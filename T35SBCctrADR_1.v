==> flow/design.v <==
module  T35SBCctrADR_1_top (
    pll0_LOCKED,         
    pll0_2MHz,           
    s100_n_RESET,        
    F_in_sdsb,           
    F_in_cdsb,           
    S100adr0_15,         
    S100adr16_19,        
    sbcLEDS,             
    s100_DO,             
    s100_pDBIN,          
    s100_pSYNC,          
    s100_pSTVAL,         
    s100_n_pWR,          
    s100_sMWRT,          
    seg7,                
    seg7_dp,             
    boardActive,         
    F_add_oe,            
    F_bus_stat_oe,       
    F_bus_ctl_oe,        
    F_out_DO_oe,         
    F_out_DI_oe,         
    s100_CDSB,           
    s100_SDSB,           
    s100_sINTA,
    s100_sOUT,
    s100_sINP,
    s100_PHANTOM);
    input   pll0_LOCKED;         
    input   pll0_2MHz;           
    input   s100_n_RESET;        
    input   F_in_sdsb;
    input   F_in_cdsb;
    output  [15:0] S100adr0_15;  
    output  [3:0] S100adr16_19;  
    output  [7:0] sbcLEDS;       
    output  [7:0] s100_DO;       
    output  s100_pDBIN;              
    output  s100_pSYNC;              
    output  s100_pSTVAL;             
    output  s100_n_pWR;              
    output  s100_sMWRT;              
    output  [6:0] seg7;              
    output  seg7_dp;                 
    output  boardActive;             
    output  F_add_oe;                
    output  F_bus_stat_oe;           
    output  F_bus_ctl_oe;            
    output  F_out_DO_oe;             
    output  F_out_DI_oe;             
    output  s100_CDSB;               
    output  s100_SDSB;               
    output  s100_sINTA;              
    output  s100_sOUT;               
    output  s100_sINP;               
    output  s100_PHANTOM;            
wire       n_reset;
reg [26:0]  counter;             
assign seg7 = 7'b1111001;            
assign seg7_dp = counter[20];        
assign s100_CDSB = 1'b1;                 
assign s100_SDSB = 1'b1;                 
assign F_add_oe = !F_in_sdsb;            
assign F_bus_stat_oe = !F_in_sdsb;       
assign F_bus_ctl_oe = !F_in_cdsb;        
assign F_out_DO_oe = !F_in_sdsb;         
assign F_out_DI_oe = !F_in_sdsb;         
assign S100adr0_15 = counter[26:11];     
assign S100adr16_19 = counter[21:18];    
assign s100_DO = counter[26:19];         
assign sbcLEDS = ~(counter[26:19]);      
assign n_reset = s100_n_RESET;           
assign boardActive = !pll0_LOCKED;       
assign s100_pDBIN = pll0_2MHz;           
assign s100_pSYNC = pll0_2MHz;           
assign s100_pSTVAL = !pll0_2MHz;         
assign s100_n_pWR = 1'b1;                
assign s100_sMWRT = 1'b0;                
assign s100_sINTA = 1'b0;                
assign s100_sOUT = counter[20];          
assign s100_sINP = !counter[20];         
assign s100_PHANTOM = 1'b0;              
always @(posedge pll0_2MHz)          
    begin
        if(!s100_n_RESET) begin          
            counter <= 27'b0;            
        end                              
        else
            counter <= counter + 1;      
    end
endmodule
### Tool chain data of T35SBCctrADR_1_top

Tool output for the design above, in the order of the flow.
Line numbers count from 1 in the design file above.
Operators: Yosys type, input widths -> output width; for muxes data width and select width s.
Library cell names are shortened.
Not given: -

| set-up | value |
|---|---|
| top | T35SBCctrADR_1_top |
| clock | pll0_2MHz |
| cell library | sky130hd |
| library corner | tt_025C_1v80 |

### After elaboration

Source: Yosys, flattened and elaborated, memories not mapped. Widths are those after wreduce; folded enables and synchronous resets count as part of the registers. Registers that Yosys merges into a memory's read port (data or address) are not register bits. Print and check cells do not count. Equal cells are merged and count once.

| cells by class | value |
|---|---|
| reduce/logical cells | 5 |
| bitwise operators | 1 |
| mux-type cells | 0 |
| divide/modulo/power cells | 0 |
| order comparisons | 0 |
| shift operators | 0 |
| add/sub/neg operators | 1 |
| multiply operators | 0 |
| equal/unequal tests | 0 |

Operators with widths:

| kind | count |
|---|---|
| $add 27x1->27 const B | 1 |
| $not 8->8 | 1 |
| $logic_not 1->1 | 5 |

| bit counts | value |
|---|---|
| input port bits | 5 |
| bits in writable memories | 0 |
| output and inout bits | 61 |
| clocked read ports x word width | 0 |
| memories kept | 0 |
| bits in latches | 0 |
| cells after elaboration | 8 |
| bits in read-only memories | 0 |
| bits in registers | 27 |

### Longest topological paths

Depth = most cells in a row (Yosys ltp): at word level without a register or memory, in the mapped netlist without a sequential cell, where the memories' decode and read muxes count.

| depth | value |
|---|---|
| depth in word-level cells | 1 |
| ABC_AREA | 0 |
| depth in mapped cells | 6 |
| mapped depth without buffers | 5 |

### Netlist

The flow's flattened synthesis, as Yosys stat reports it; memories are mapped. The netlist is that of the ABC_AREA named above (0 if unset); the other value can give another one.

Cells by type:

| cell type | count | area in all (um^2) |
|---|---|---|
| dfxtp_1 | 27 | 540.518 |
| buf_4 | 48 | 360.346 |
| a21oi_1 | 14 | 70.067 |
| inv_1 | 17 | 63.811 |
| o31ai_1 | 8 | 60.058 |
| or4_1 | 8 | 60.058 |
| or3_1 | 9 | 56.304 |
| xnor2_1 | 6 | 52.55 |
| nand2_1 | 13 | 48.797 |
| nand3_1 | 9 | 45.043 |
| nor2_1 | 11 | 41.29 |
| o21ai_0 | 6 | 30.029 |
| and4_1 | 3 | 26.275 |
| xor2_1 | 3 | 26.275 |
| and3_1 | 3 | 18.768 |
| and2_1 | 2 | 12.512 |
| ha_1 | 1 | 12.512 |
| nand4_2 | 1 | 12.512 |

Other cell types: 13; their cells: 17.

| synthesis totals | value |
|---|---|
| flip-flops | 27 |
| chip area (Yosys) | 1,651.6 um^2 |
| area of sequential cells | 540.5 um^2 |
| mapped cells | 206 |
| buffer cells | 54 |

Subject: flow runs of T35SBCctrADR_1_top

Hi,

Settings and measured results of 2 stored flow runs for module T35SBCctrADR_1_top (sky130hd), not sorted in any way. The constraints put input and output delay at 20% of the set period each and load the outputs with 0.01 pF.
A setting shown as . is not set for that run.

| name | stored run 1 | stored run 2 |
|---|---|---|
| period_ns | 2.47 | 2.2 |
| CORE_UTILIZATION | 26 | 52 |
| CAP_MARGIN | 20 | 40 |
| CORE_MARGIN | 2 | 3 |
| SLEW_MARGIN | 20 | 20 |
| PLACE_DENSITY | . | 0.7 |
| CELL_PAD_IN_SITES_GLOBAL_PLACEMENT | . | 0 |
| ABC_AREA | . | 1 |
| GPL_ROUTABILITY_DRIVEN | . | 1 |
| CTS_CLUSTER_DIAMETER | . | 57 |
| MAX_ROUTING_LAYER | . | met5 |
| standard-cell area after layout (um^2) | 2,050.7 | 2,157.1 |
| smallest setup slack (ps) | 36 | 86 |
| utilization after routing (%) | 32.9 | 67.9 |
| area of the die (um^2) | 7,005.7 | 4,223.1 |
| setup TNS (ps) | 0 | 0 |
| smallest hold slack (ps) | 472 | 465 |
| synthesis area (um^2) | 1,651.6 | 1,809.2 |

Regards
